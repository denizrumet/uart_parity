==> flow/design.v <==
module Rx_LAB5_DRF(SCin, SDin, PDout, PDready, ParErr);
input SCin;			 
input SDin;			 
output [7:0] PDout;	 
output PDready;		 
output ParErr;
assign ParErr = ((SDin == ^SR) && (Counter [3:0] == 4'd8)) ? 1'b0 : 1'b1;
reg [7:0] SR;		 
reg [3:0] Counter;	 
reg SRC;			 
always @(posedge SCin)
begin
	if ( (SDin == 1'b1) && (Counter [3:0] == 4'b0) )	 
		SRC <= 1'b1;									 
	else
		if (Counter[3:0] == 4'd7)						 
			SRC <= 1'b0;								 
		else
			SRC <= SRC;									 
end
always @(posedge SCin)
begin
	if (SRC == 1'b1)									 
		begin
			SR [7:1] <= SR[6:0];						 
			SR [0] <= SDin;								 
		end
	else
		SR [7:0] <= SR [7:0];							 
end
always @(posedge SCin)
begin
	if (SRC == 1'b0)									 
		Counter [3:0] <= 4'b0;							 
	else
		Counter [3:0] <= Counter [3:0] + 4'b1;			 
end
assign PDout [7:0] = SR [7:0];
assign PDready = (Counter [3:0] == 4'd8) ? 1'b1 : 1'b0;
endmodule
Step by step through the tools: Rx_LAB5_DRF
What the tools print for Rx_LAB5_DRF, step after step.
Line numbers count from 1 in the design file above.
Operators: Yosys type, input widths -> output width; for muxes data width and select width s.
Cell names lack the library's common part.
Not given: -
- top module: Rx_LAB5_DRF
- clock port: SCin
- cell library: sky130hd
- timing corner: tt_025C_1v80

Elaborated design
Source: Yosys, flattened and elaborated, memories not mapped. Widths are those after wreduce; folded enables and synchronous resets count as part of the registers. Registers that Yosys merges into a memory's read port (data or address) are not register bits. Print and check cells do not count. Equal cells are merged and count once.
- add/sub/neg operators: 1
- $mul at 0
- divide/modulo/power cells at 0
- order comparisons at 0
- noted equal/unequal tests: 3
- shifts and indexed selects at 0
- noted mux-type cells: 2
- bitwise gates (word level) at 0
- reductions and logical operators at 4
- operator list (kind ; count):
    $reduce_xor 8->1 ; 1
    $add 4x1->4 const B ; 1
    $eq 4x3->1 const B ; 1
    $eq 4x4->1 const B ; 1
    $logic_not 4->1 ; 1
    $logic_and 1x1->1 ; 2
    $mux 1 ; 2
    $eq 1x1->1 ; 1
- noted register bits: 13
- latch bits at 0
- noted RAM bits: 0
- memory bits (read-only) at 0
- word width x clocked read ports: 0
- memories kept: 0
- input bits: 2
- output and inout bits: 10
- noted word-level cells: 14

Longest topological paths
Yosys ltp: most cells in a row. Word level: on the elaborated netlist, between registers, memories and ports. Mapped: between sequential cells and ports; inverters and the memories' decode and read muxes count.
- noted depth after elaboration: 4
- ABC_AREA: 1
- noted depth in mapped cells: 8
- noted gate-level depth less buffers: 8

Mapped cells and area
Yosys stat after the flow's synthesis: flattened, memories mapped to cells. It holds for the ABC_AREA given above (unset counts as 0); a run with the other value may have another netlist.
- cells by type (cell ; count ; total area (um2)):
    edfxtp_1 ; 8 ; 240.23
    nand2_1 ; 28 ; 105.101
    dfxtp_1 ; 5 ; 100.096
    inv_1 ; 15 ; 56.304
    nor2_1 ; 7 ; 26.275
    ha_1 ; 2 ; 25.024
    nand3_1 ; 5 ; 25.024
    nand3_2 ; 2 ; 20.019
    o211ai_1 ; 1 ; 7.507
    a21oi_1 ; 1 ; 5.005
    o21ai_0 ; 1 ; 5.005
- mapped cells at 75
- noted mapped area: 615.6 um2
- sequential area at 340.3 um2
- noted flip-flop cells: 13
- buffer cells at 0

Timing after synthesis
Path of least setup slack by OpenSTA after synthesis, without wires, with an ideal clock, recovery checks aside; 20% of the period is set as input and as output delay. Where synthesis merged equal registers, the netlist keeps one of their names.
- kind: register to output
- start point: reg SR[0]
- end point: out ParErr
- noted period: 2.41 ns
- output delay: 0.482 ns
- noted launch time at the first pin: 0.000 ns
- data arrival time: 0.972 ns
- data required time at 1.928 ns
- slack at 0.956 ns
- path delay at 0.972 ns
- stages at 9
- buffers on the path at 0
- synthesis period reached at 1.454 ns
"path delay" is the arrival time less input delay plus setup time.
At an output port there is no setup time.
"stages" counts driving pins, that of a launching flip-flop among them; a cell with two outputs on the path counts twice.
"synthesis period reached" = period - worst setup slack (recovery checks aside). The figure is calculated, with input and output delays left at 20% of the set period.
The rows between start and end are the longest chain of elaborated cells between them; the timing report does not say that the signal goes this way. Where chains are equally long, one stands for them.
Each line given opens the expression or statement behind the cell; cells for indexed reads and writes are added by Yosys, which also makes memories of some case tables.
- cell sequence: edfxtp_1 inv_1 nand2_1 nand3_1 nand2_1 nand2_1 nand2_1 nand2_1 nand3_2
- noted cells in the longest elaborated chain: 4
- elaborated cells on any way between the ends: 4
- RTL lines with such cells: 1
- those cells by class: 1 x eq/ne; 1 x mux; 2 x reduce/logical
- ends and longest elaborated chain, post-synthesis (element ; line ; text):
    start: declaration ; 8 ; reg [7:0] SR;
    start: assignment ; 26 ; SR [0] <= SDin;
    start: assignment ; 29 ; SR [7:0] <= SR [7:0];
    $reduce_xor 8->1 ; 7 ; assign ParErr = ((SDin == ^SR) && (Counter [3:0] == 4'd8)) ? 1'b0 : 1'b1;
    $eq 1x1->1 ; 7 ;
    $logic_and 1x1->1 ; 7 ;
    $mux 1 ; 7 ;
    end: declaration ; 6 ; output ParErr;

Path in the finished layout
From the final timing report of record 1: the path of least setup slack in the routed layout; clock arrival at registers is part of the times.
- kind: register to output
- start point: reg SR[0]
- end point: out ParErr
- noted period: 1.34 ns
- output delay: 0.27 ns
- noted launch time at the first pin: 0.28 ns
- data arrival time: 1.40 ns
- data required time at 1.07 ns
- slack at -0.32 ns
- stages at 8
- buffers on the path at 1
The rows between start and end are the longest chain of elaborated cells between them; the timing report does not say that the signal goes this way. Where chains are equally long, one stands for them.
- cell sequence: edfxtp_1 inv_1 nand2_1 nand3_2 nand3_1 nand3_1 nand3_2 buf_6
- noted cells in the longest elaborated chain: 4
- elaborated cells on any way between the ends: 4
- RTL lines with such cells: 1
- those cells by class: 1 x eq/ne; 1 x mux; 2 x reduce/logical
- ends and longest elaborated chain, post-layout (element ; line ; text):
    start: declaration ; 8 ; reg [7:0] SR;
    start: assignment ; 26 ; SR [0] <= SDin;
    start: assignment ; 29 ; SR [7:0] <= SR [7:0];
    $reduce_xor 8->1 ; 7 ; assign ParErr = ((SDin == ^SR) && (Counter [3:0] == 4'd8)) ? 1'b0 : 1'b1;
    $eq 1x1->1 ; 7 ;
    $logic_and 1x1->1 ; 7 ;
    $mux 1 ; 7 ;
    end: declaration ; 6 ; output ParErr;

Subject: flow runs of Rx_LAB5_DRF

Hi,

Module Rx_LAB5_DRF, platform sky130hd: 2 stored runs of the flow (Yosys, OpenROAD) with differing settings, in no particular order. Input and output delays are each 20% of the period that was set; the output load is 0.01 pF.
By "achieved clock period" is meant the clock period of the run minus its worst setup slack. This is arithmetic on one report: input and output delays are still those of the set period (20% each).
"critical path time" means the part of the period allowed to the worst setup path (the constraints hold back 20% at inputs and 20% at outputs) less its slack; where the path has registers, the arrival times of their clocks count too.
By "overall power" is meant OpenSTA's value without simulated activity: inputs other than the clock are taken to toggle once in ten clock periods, and the tool carries that through the logic.

Record 1

==> flow/run.sh <==
#!/bin/bash
# the make line also repeats the synthesis and layout settings of config.mk as NAME=value (left out here)
make -C /OpenROAD-flow-scripts/flow DESIGN_CONFIG=/design/flow/config.mk WORK_HOME=/design/flow/orfs CLKGATE_MAP_FILE= finish
==> flow/config.mk <==
export PLATFORM = sky130hd
export DESIGN_NAME = Rx_LAB5_DRF
export DESIGN_NICKNAME = Rx_LAB5_DRF
export VERILOG_FILES = /design/flow/design.v
export SDC_FILE = /design/flow/constraint.sdc
export NUM_CORES = 4
export LEC_CHECK = 0
export ABC_AREA = 1
export CAP_MARGIN = 15
export CELL_PAD_IN_SITES_GLOBAL_PLACEMENT = 1
export CORE_ASPECT_RATIO = 0.88
export CORE_MARGIN = 2
export CORE_UTILIZATION = 47
export CTS_CLUSTER_DIAMETER = 206
export GPL_TIMING_DRIVEN = 1
export HOLD_SLACK_MARGIN = 0.09
export MAX_ROUTING_LAYER = met5
export PLACE_DENSITY_LB_ADDON = 0.11
export SLEW_MARGIN = 20
export TNS_END_PERCENT = 65
==> flow/constraint.sdc <==
create_clock -name core_clock -period 1.34 [get_ports {SCin}]
set_input_delay 0.2680 -clock core_clock [delete_from_list [all_inputs] [get_ports {SCin}]]
set_output_delay 0.2680 -clock core_clock [all_outputs]
set_load 0.01 [all_outputs]

Measured in record 1:
- worst hold slack: 0.497 ns
- standard-cell area after layout at 918.4 um2
- noted the critical path time: 1.40 ns
- worst path kind: register to output
- utilization of the finished layout at 73.7%
- achieved clock period at 1.664 ns
- noted the final setup TNS: -0.527 ns
- noted the overall power: 0.002395 W
- worst slack on setup checks at -0.324 ns
- noted the cell area after synthesis: 615.6 um2
- noted the die size: 1615.9 um2

Record 2

==> flow/run.sh <==
#!/bin/bash
# the make line also repeats the synthesis and layout settings of config.mk as NAME=value (left out here)
make -C /OpenROAD-flow-scripts/flow DESIGN_CONFIG=/design/flow/config.mk WORK_HOME=/design/flow/orfs CLKGATE_MAP_FILE= finish
==> flow/config.mk <==
export PLATFORM = sky130hd
export DESIGN_NAME = Rx_LAB5_DRF
export DESIGN_NICKNAME = Rx_LAB5_DRF
export VERILOG_FILES = /design/flow/design.v
export SDC_FILE = /design/flow/constraint.sdc
export NUM_CORES = 4
export LEC_CHECK = 0
export ABC_AREA = 1
export CAP_MARGIN = 20
export CELL_PAD_IN_SITES_GLOBAL_PLACEMENT = 2
export CORE_MARGIN = 2
export CORE_UTILIZATION = 64
export CTS_CLUSTER_DIAMETER = 65
export CTS_CLUSTER_SIZE = 81
export GPL_ROUTABILITY_DRIVEN = 0
export GPL_TIMING_DRIVEN = 1
export MIN_ROUTING_LAYER = met2
export PLACE_DENSITY_LB_ADDON = 0.05
export SLEW_MARGIN = 20
export TNS_END_PERCENT = 90
==> flow/constraint.sdc <==
create_clock -name core_clock -period 2.79 [get_ports {SCin}]
set_input_delay 0.5580 -clock core_clock [delete_from_list [all_inputs] [get_ports {SCin}]]
set_output_delay 0.5580 -clock core_clock [all_outputs]
set_load 0.01 [all_outputs]

Record 2: unfinished; error FLW-0024 in placement.

Regards
