==> flow/design.v <==
module Rx_LAB5_2_DRF(SCin,SDin,PDout,PDready);
    input SCin;
    input SDin;          
    output [7:0] PDout;  
    output PDready;
    reg [7:0] SRreg;  
    reg [3:0] Counter;
    reg ctrl;
    always @(posedge SCin)
    begin
        if ( (SDin == 1'b1) && (Counter [3:0] == 4'b0) )      
            ctrl <= 1'b1;
        else
            if (Counter[3:0] == 4'd7)
            ctrl <= 1'b0;
            else
            ctrl <= ctrl;
    end
    always @(posedge SCin)                                   
    begin
        if (ctrl == 1'b1)
            begin
                SRreg [7:1] <= SRreg[6:0];
                SRreg [0] <= SDin;
            end
        else
            SRreg [7:0] <= SRreg [7:0];
    end
    always @(posedge SCin)
    begin
        if (ctrl == 1'b0)
            Counter [3:0] <= 4'b0;
        else
            Counter [3:0] <= Counter [3:0] + 4'b1;
    end
assign PDready = (Counter [3:0] == 4'd8) ? 1'b1 : 1'b0;   
assign PDout [7:0] = SRreg [7:0];  
endmodule
Tool chain data of Rx_LAB5_2_DRF
Tool output for the design above, in the order of the flow.
Lines are those of the file above, counted from 1.
Cell names lack the library's common part.
{"block": "setup", "design": "Rx_LAB5_2_DRF", "clk_port": "SCin", "lib": "sky130hd", "corner": "tt_025C_1v80"}

Word-level counts
Yosys after proc, flatten, opt, wreduce and memory -nomap, before mapping. Enables and synchronous resets that opt folds into registers are not counted as muxes. Memory bits, and registers merged into a memory's read port (data or address), are not among the register bits. Print and check cells are not counted. Equal cells are merged and count once.
{"block": "op_classes", "add_sub_neg": 1, "n_eq": 2, "muxes": 1, "n_reduce_logical": 2}
{"block": "ops", "op": "4-bit by 1-bit adder with 4-bit output (second input constant)", "count": 1}
{"block": "ops", "op": "4-bit by 3-bit equality test with 1-bit output (second input constant)", "count": 1}
{"block": "ops", "op": "4-bit equality test (second input constant)", "count": 1}
{"block": "ops", "op": "4-bit logical NOT", "count": 1}
{"block": "ops", "op": "1-bit logical AND", "count": 1}
{"block": "ops", "op": "1-bit 2-to-1 mux", "count": 1}
{"block": "bits", "regBits": 13, "input_bits": 2, "out_inout_bits": 9, "wordCells": 10}

Longest topological paths
Depth = most cells in a row (Yosys ltp): at word level without a register or memory, in the mapped netlist without a sequential cell, where the memories' decode and read muxes count.
{"block": "logic_depth", "ltp_word": 2, "ABC_AREA": 1, "mapped_depth": 4, "ltp_nobuf": 4}

Netlist
Source: synth_stat.txt of the flow (Yosys; design flattened, memories mapped). It holds for the ABC_AREA given above (unset counts as 0); a run with the other value may have another netlist.
{"block": "synth_totals", "cell_count": 38, "yosys_area_um2": 462.9, "seq_area_um2": 340.3, "ff_cells": 13, "n_buf": 0}
{"block": "types", "cell_type": "edfxtp_1", "count": 8, "area_total_um2": 240.23}
{"block": "types", "cell_type": "dfxtp_1", "count": 5, "area_total_um2": 100.096}
{"block": "types", "cell_type": "nand2_1", "count": 7, "area_total_um2": 26.275}
{"block": "types", "cell_type": "ha_1", "count": 2, "area_total_um2": 25.024}
{"block": "types", "cell_type": "inv_1", "count": 6, "area_total_um2": 22.522}
{"block": "types", "cell_type": "nor2_1", "count": 6, "area_total_um2": 22.522}
{"block": "types", "cell_type": "nand3_1", "count": 2, "area_total_um2": 10.01}
{"block": "types", "cell_type": "nand3_2", "count": 1, "area_total_um2": 10.01}
{"block": "types", "cell_type": "nand4_1", "count": 1, "area_total_um2": 6.256}

Worst setup path after synthesis
Path of least setup slack by OpenSTA after synthesis, without wires, with an ideal clock, recovery checks aside; 20% of the period is set as input and as output delay. Where synthesis merged equal registers, the netlist keeps one of their names.
{"block": "synth_timing", "path_type": "register to output", "start": "register Counter[0]", "end": "output PDready", "clock_period_ps": 1270, "out_delay_ps": 254, "t_first_pin_ps": 0, "arrival_ps": 749, "t_required_ps": 1016, "slack_ps": 267, "path_delay_ps": 749, "driving_pins": 5, "n_path_buf": 0, "synth_period_reached_ps": 1003}
"path_delay_ps" = arrival - input delay + setup time.
At an output port there is no setup time.
"driving_pins": output pins that drive a net of the path, with the launching flip-flop's if there is one; two outputs of one cell count as two.
"synth_period_reached_ps" is the clock period less the worst setup slack; recovery checks do not enter. This is arithmetic on one report: input and output delays are still those of the set period (20% each).
The rows between start and end are the longest chain of elaborated cells between them; the timing report does not say that the signal goes this way. Where chains are equally long, one stands for them.
Each line given opens the expression or statement behind the cell; cells for indexed reads and writes are added by Yosys, which also makes memories of some case tables.
{"block": "synth_between", "cell_sequence": "dfxtp_1 -> inv_1 -> ha_1 -> nand2_1 -> nor2_1", "elab_chain_cells": 2, "cone_cells": 2, "cone_lines": 1, "cone_classes": "1 x eq/ne; 1 x mux"}
{"block": "synth_lines", "item": "from (decl)", "line": 7, "rtl": "reg [3:0] Counter;"}
{"block": "synth_lines", "item": "from (assign)", "line": 32, "rtl": "Counter [3:0] <= 4'b0;"}
{"block": "synth_lines", "item": "from (assign)", "line": 34, "rtl": "Counter [3:0] <= Counter [3:0] + 4'b1;"}
{"block": "synth_lines", "item": "4-bit equality test", "line": 36, "rtl": "assign PDready = (Counter [3:0] == 4'd8) ? 1'b1 : 1'b0;"}
{"block": "synth_lines", "item": "1-bit 2-to-1 mux", "line": 36}
{"block": "synth_lines", "item": "to (decl)", "line": 5, "rtl": "output PDready;"}

Timing after layout
From the final timing report of record 1: the path of least setup slack in the routed layout; clock arrival at registers is part of the times.
The report prints the path's times to 10 ps; the period is as set.
{"block": "layout_timing", "path_type": "register to output", "start": "register Counter[1]", "end": "output PDready", "clock_period_ps": 979, "out_delay_ps": 200, "t_first_pin_ps": 260, "arrival_ps": 1060, "t_required_ps": 780, "slack_ps": -270, "driving_pins": 6, "n_path_buf": 1}
The rows between start and end are the longest chain of elaborated cells between them; the timing report does not say that the signal goes this way. Where chains are equally long, one stands for them.
{"block": "layout_between", "cell_sequence": "dfxtp_2 -> inv_2 -> ha_4 -> nand2_2 -> nor2_2 -> buf_2", "elab_chain_cells": 2, "cone_cells": 2, "cone_lines": 1, "cone_classes": "1 x eq/ne; 1 x mux"}
{"block": "layout_lines", "item": "from (decl)", "line": 7, "rtl": "reg [3:0] Counter;"}
{"block": "layout_lines", "item": "from (assign)", "line": 32, "rtl": "Counter [3:0] <= 4'b0;"}
{"block": "layout_lines", "item": "from (assign)", "line": 34, "rtl": "Counter [3:0] <= Counter [3:0] + 4'b1;"}
{"block": "layout_lines", "item": "4-bit equality test", "line": 36, "rtl": "assign PDready = (Counter [3:0] == 4'd8) ? 1'b1 : 1'b0;"}
{"block": "layout_lines", "item": "1-bit 2-to-1 mux", "line": 36}
{"block": "layout_lines", "item": "to (decl)", "line": 5, "rtl": "output PDready;"}

Data sheet: physical implementation of Rx_LAB5_2_DRF

Stored flow runs of Rx_LAB5_2_DRF (2 of them; Yosys, OpenROAD, sky130hd). They differ in their settings and are not a sequence. Constraints: input delay and output delay 20% of the set period each, output load 0.01 pF.
"period_less_ws_ps" = clock period - worst setup slack. The figure is calculated, with input and output delays left at 20% of the set period.
"worst_path_ps" = time allowed to the worst setup path (clock period - input delay - output delay, where it has them) - its slack; a late launch clock adds to it, a late capture clock takes from it.
"power_uw": no workload was simulated; the value follows from the tool's default switching activity.
"worst_path_ps" is known to 10 ps.

{"run": "record 1", "settings": { "period_ns": 0.979, "CORE_UTILIZATION": 43, "SETUP_SLACK_MARGIN": 0.06, "PLACE_DENSITY_LB_ADDON": 0.24, "HOLD_SLACK_MARGIN": 0.05, "TNS_END_PERCENT": 30, "ABC_AREA": 1, "GPL_ROUTABILITY_DRIVEN": 0, "CTS_CLUSTER_SIZE": 80, "MAX_ROUTING_LAYER": "met4", "CAP_MARGIN": 20, "CORE_MARGIN": 2, "SLEW_MARGIN": 20 }, "results": { "final_setup_ws_ps": -272, "layout_utilization_pct": 69.1, "final_die_area_um2": 1355.0, "power_uw": 2445, "hold_ws_ps": 467, "period_less_ws_ps": 1251, "worst_path_ps": 1060, "worst_path_kind": "register to output", "synthesis_area_um2": 462.9 }}
{"run": "record 2", "settings": { "period_ns": 0.848, "CAP_MARGIN": 20, "CORE_MARGIN": 2, "CORE_UTILIZATION": 40, "SLEW_MARGIN": 20 }, "results": { "final_die_area_um2": 1459.6, "final_setup_ws_ps": -353, "worst_path_ps": 1030, "worst_path_kind": "register to output", "hold_ws_ps": 448, "power_uw": 2896, "period_less_ws_ps": 1201, "layout_utilization_pct": 65.1, "synthesis_area_um2": 467.9 }}
